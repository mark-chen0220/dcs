==> flow/design.v <==
module IDC(
	clk,
	rst_n,
	in_valid,
    in_id,
    out_valid,
    out_legal_id
);
input clk, rst_n, in_valid;
input [5:0] in_id;
output logic out_valid;
output logic out_legal_id;
reg [3:0] index;
reg [5:0] ID [9:0];
reg [8:0] sum;
reg [3:0] remainder;
always@(posedge clk or negedge rst_n)begin
	if(!rst_n)begin 
		index <= 0;
		out_valid <= 0;
		out_legal_id <= 0;
		sum <= 0;
	end else if (in_valid && index < 10)begin
		index <= index + 1;
		ID[index] <= in_id;
		if(index == 0)begin
			sum <= in_id / 10 + (in_id % 10) * 9;
		end else if(index != 9) begin
			sum <= sum + in_id * (9 - index);  
		end else
			remainder <= sum % 10;
	end else if (10 <= index && index < 14) begin
		index <= index + 1;
	end else if(index == 14) begin
		out_valid <= 1;
		if (10 - remainder == ID[9])out_legal_id <= 1;
		else if (remainder == 0 && ID[9] == 0)out_legal_id <= 1;
		else out_legal_id <= 0;
		index <= index + 1;
	end else if(index == 15)begin
		out_valid <= 0;
		out_legal_id <= 0;
		index <= 0;
	end
end
endmodule
==> Reports on IDC <==
What the tools print for IDC, step after step.
Lines are those of the file above, counted from 1.
Library cell names are shortened.
{ "design": {"top": "IDC", "clock_port": "clk", "cell_library": "sky130hd", "pvt_corner": "tt_025C_1v80"} }

==> After elaboration <==
Yosys after proc, flatten, opt, wreduce and memory -nomap, before mapping. Print and check cells are not counted. Equal cells are merged and count once.
{ "word_totals": {"reg_bits": 25, "word_cells": 52, "inputBits": 9} }
{ "op_classes": {"eq_ne": 5, "n_mul": 2, "cmp": 3, "bitwise": 4, "n_addsub": 5, "div": 3, "n_reduce_logical": 13, "mux": 11} }
{ "op_table": {"columns": ["op", "n"], "rows": [
  ["6-bit by 32-bit multiplier with 9-bit output", 1],
  ["32-bit by 4-bit multiplier with 9-bit output with constant B", 1],
  ["6-bit by 4-bit divider with 32-bit output with constant B", 1],
  ["6-bit by 4-bit modulo with 32-bit output with constant B", 1],
  ["9-bit by 4-bit modulo with 32-bit output with constant B", 1],
  ["32-bit by 6-bit equality test with 1-bit output", 1],
  ["9-bit adder", 2],
  ["9-bit two-way mux", 2],
  ["4-bit two-way mux", 4],
  ["4-bit equality test with constant B", 3],
  ["4-bit by 4-bit subtractor with 5-bit output with constant A", 2],
  ["4-bit < comparator with constant B", 2],
  ["4-bit zero test", 2],
  ["3-bit AND reduction", 2],
  ["6-bit zero test", 1],
  ["1-bit two-way mux", 5],
  ["1-bit inverter", 4],
  ["2-bit nonzero test", 2],
  ["4-bit by 1-bit adder with 4-bit output with constant B", 1],
  ["4-bit less-or-equal comparator with constant A", 1],
  ["4-bit inequality test with constant B", 1],
  ["4-bit AND reduction", 1],
  ["4-bit nonzero test", 1],
  ["1-bit logical AND", 3],
  ["2-bit AND reduction", 1]
]} }

==> Depth <==
Longest topological path by Yosys (ltp), each cell counted once; first at word level (registers and memories cut), then after technology mapping (sequential cells cut; the memories' decode and read muxes count).
{ "logic_depth": {"word_depth": 5, "abc_area": 0, "depth_mapped": 25, "ltp_nobuf": 24} }

==> After synthesis <==
Source: synth_stat.txt of the flow (Yosys; design flattened, memories mapped). It holds for the ABC_AREA given above (unset counts as 0); a run with the other value may have another netlist.
{ "mapped": {"cells": 485, "yosys_area_um2": 3986.3, "n_buf": 20, "seqArea_um2": 675.6, "ffs": 25} }
{ "types": {"columns": ["cell_type", "n"], "rows": [
  ["ha_1", 46],
  ["fa_1", 22],
  ["dfrtp_1", 15],
  ["edfxtp_1", 10],
  ["xnor2_1", 27],
  ["inv_1", 51],
  ["nand2_1", 51],
  ["o21ai_0", 28],
  ["nor2_1", 30],
  ["a21oi_1", 21],
  ["nand2b_1", 14],
  ["nor2b_1", 11],
  ["a21o_1", 8],
  ["mux2i_1", 6],
  ["clkbuf_1", 15],
  ["o21a_1", 7],
  ["xor2_1", 6],
  ["and2_1", 8]
]} }
Other cell types: 54; their cells: 109.

==> Path before layout <==
OpenSTA on the mapped netlist: ideal clock, no wires. The path of least setup slack (recovery checks aside). Input and output delay are each 20% of the period. Register names are those of the netlist, which keeps one name where synthesis merged equal registers.
{ "synth_timing": {"path_kind": "input to register", "startpoint": "input port in_id[4]", "endpoint": "register sum[8]", "arrival_ns": 5.392, "setup_slack_ns": 1.640, "path_stages": 25, "in_delay_ns": 1.430, "delay_ns": 4.080, "setup_time_ns": 0.118, "n_path_buf": 1, "period_ns": 7.15, "period_less_setup_slack_ns": 5.51} }
"delay_ns" = arrival - input delay + setup time.
"path_stages": output pins that drive a net of the path, with the launching flip-flop's if there is one; two outputs of one cell count as two.
"period_less_setup_slack_ns" is the clock period less the worst setup slack; recovery checks do not enter. This is arithmetic on one report: input and output delays are still those of the set period (20% each).
Between the ends stands the longest chain of elaborated cells between them, by number of cells; it is not shown to be the way that was timed. Of several equally long chains one is given.
Each line given opens the expression or statement behind the cell; cells for indexed reads and writes are added by Yosys, which also makes memories of some case tables.
At most two assigning lines are given for a register; there are more.
{ "synth_via": {"cell_sequence": "nor2_1 > inv_1 > ha_1 > nand3b_1 > a211o_1 > o21ai_0 > a21o_1 > inv_1 > a21boi_0 > or3_1 > clkbuf_1 > nor2_1 > a21oi_1 > ha_1 > ha_1 > a21o_1 > a21oi_1 > inv_1 > a31oi_1 > o21bai_1 > a21oi_1 > xnor2_1 > xnor2_1 > a211oi_1 > a21o_1", "elab_chain_len": 4, "cells_between": 8, "lines_between": 4, "cone_classes": "add/sub: 2; mul: 2; div: 2; mux: 2"} }
{ "synth_rtl": {"columns": ["item", "line", "rtl"], "rows": [
  ["from (decl)", 10, "input [5:0] in_id;"],
  ["6-bit by 4-bit modulo with 32-bit output", 27, "sum <= in_id / 10 + (in_id % 10) * 9;"],
  ["32-bit by 4-bit multiplier with 9-bit output", 27, null],
  ["9-bit adder", 27, null],
  ["9-bit two-way mux", 26, "if(index == 0)begin"],
  ["to (assign)", 27, null],
  ["to (assign)", 29, "sum <= sum + in_id * (9 - index);"],
  ["to (decl)", 15, "reg [8:0] sum;"]
]} }

==> Timing after layout <==
From the final timing report of run 1: the path of least setup slack in the routed layout; clock arrival at registers is part of the times.
{ "layout_timing": {"path_kind": "register to register", "startpoint": "register index[1]", "endpoint": "register sum[8]", "setup_time_ns": 0.10, "setup_slack_ns": -1.21, "period_ns": 3.02, "arrival_ns": 4.41, "n_path_buf": 0, "path_stages": 18} }
Between the ends stands the longest chain of elaborated cells between them, by number of cells; it is not shown to be the way that was timed. Of several equally long chains one is given.
At most two assigning lines are given for a register; there are more.
{ "layout_via": {"cell_sequence": "dfrtp_1 > o21a_1 > nand2_1 > inv_2 > fa_1 > inv_2 > fa_1 > fa_1 > inv_1 > fa_2 > xnor2_2 > xnor2_1 > xnor2_1 > xnor2_1 > xnor2_1 > nor2_1 > a211oi_2 > a21o_1", "elab_chain_len": 5, "cells_between": 11, "cone_classes": "add/sub: 2; mul: 1; compare: 1; eq/ne: 1; mux: 2; reduce/logical: 4"} }
{ "layout_rtl": {"columns": ["item", "line", "rtl"], "rows": [
  ["from (decl)", 13, "reg [3:0] index;"],
  ["from (assign)", 24, "index <= index + 1;"],
  ["from (assign)", 33, "index <= index + 1;"],
  ["4-bit by 4-bit subtractor with 5-bit output", 29, "sum <= sum + in_id * (9 - index);"],
  ["6-bit by 32-bit multiplier with 9-bit output", 29, null],
  ["9-bit adder", 29, null],
  ["9-bit two-way mux", 28, "end else if(index != 9) begin"],
  ["9-bit two-way mux", 26, "if(index == 0)begin"],
  ["to (assign)", 27, "sum <= in_id / 10 + (in_id % 10) * 9;"],
  ["to (assign)", 29, null],
  ["to (decl)", 15, "reg [8:0] sum;"]
]} }

Add stored flow runs of IDC

Record of 2 stored runs of the RTL-to-layout flow on IDC, platform sky130hd. The runs are unordered. Constraints: input delay and output delay 20% of the set period each, output load 0.01 pF.
By "achieved clock period (ns)" is meant the clock period of the run minus its worst setup slack. This is arithmetic on one report: input and output delays are still those of the set period (20% each).
"worst setup path time (ns)": the worst setup path's part of the clock period (all of it between registers, 20% less for each end at a port) less its slack. A launch clock that arrives late makes it longer, a capture clock that arrives late makes it shorter.

settings of run 1
{
  "period_ns": 3.02,
  "CORE_UTILIZATION": 48,
  "SETUP_SLACK_MARGIN": 0.55,
  "PLACE_DENSITY_LB_ADDON": 0.07,
  "GPL_TIMING_DRIVEN": 1,
  "CAP_MARGIN": 20,
  "CORE_MARGIN": 2,
  "SLEW_MARGIN": 20
}
report of run 1
yosys chip area after synthesis (um^2): 3986.3
finish__design__die__area: 9049.7
finish__design__instance__area__stdcell: 5676.7
finish__design__instance__utilization: 0.6979
finish__timing__setup__ws: -1.206
finish__timing__setup__tns: -7.666
finish__timing__hold__ws: 0.482
achieved clock period (ns): 4.226
worst setup path time (ns): 4.23
worst setup path kind: register to register

settings of run 2
{
  "period_ns": 6.08,
  "CORE_UTILIZATION": 36,
  "PLACE_DENSITY_LB_ADDON": 0.04,
  "CORE_MARGIN": 8,
  "ABC_AREA": 0,
  "CTS_CLUSTER_DIAMETER": 148,
  "MIN_ROUTING_LAYER": "met2",
  "CAP_MARGIN": 20,
  "SLEW_MARGIN": 20
}
report of run 2
yosys chip area after synthesis (um^2): 3986.3
finish__design__die__area: 14696.7
finish__design__instance__area__stdcell: 4332.9
finish__design__instance__utilization: 0.3997
finish__timing__setup__ws: 0.488
finish__timing__setup__tns: 0.000
finish__timing__hold__ws: 0.492
achieved clock period (ns): 5.592
worst setup path time (ns): 4.38
worst setup path kind: input to register
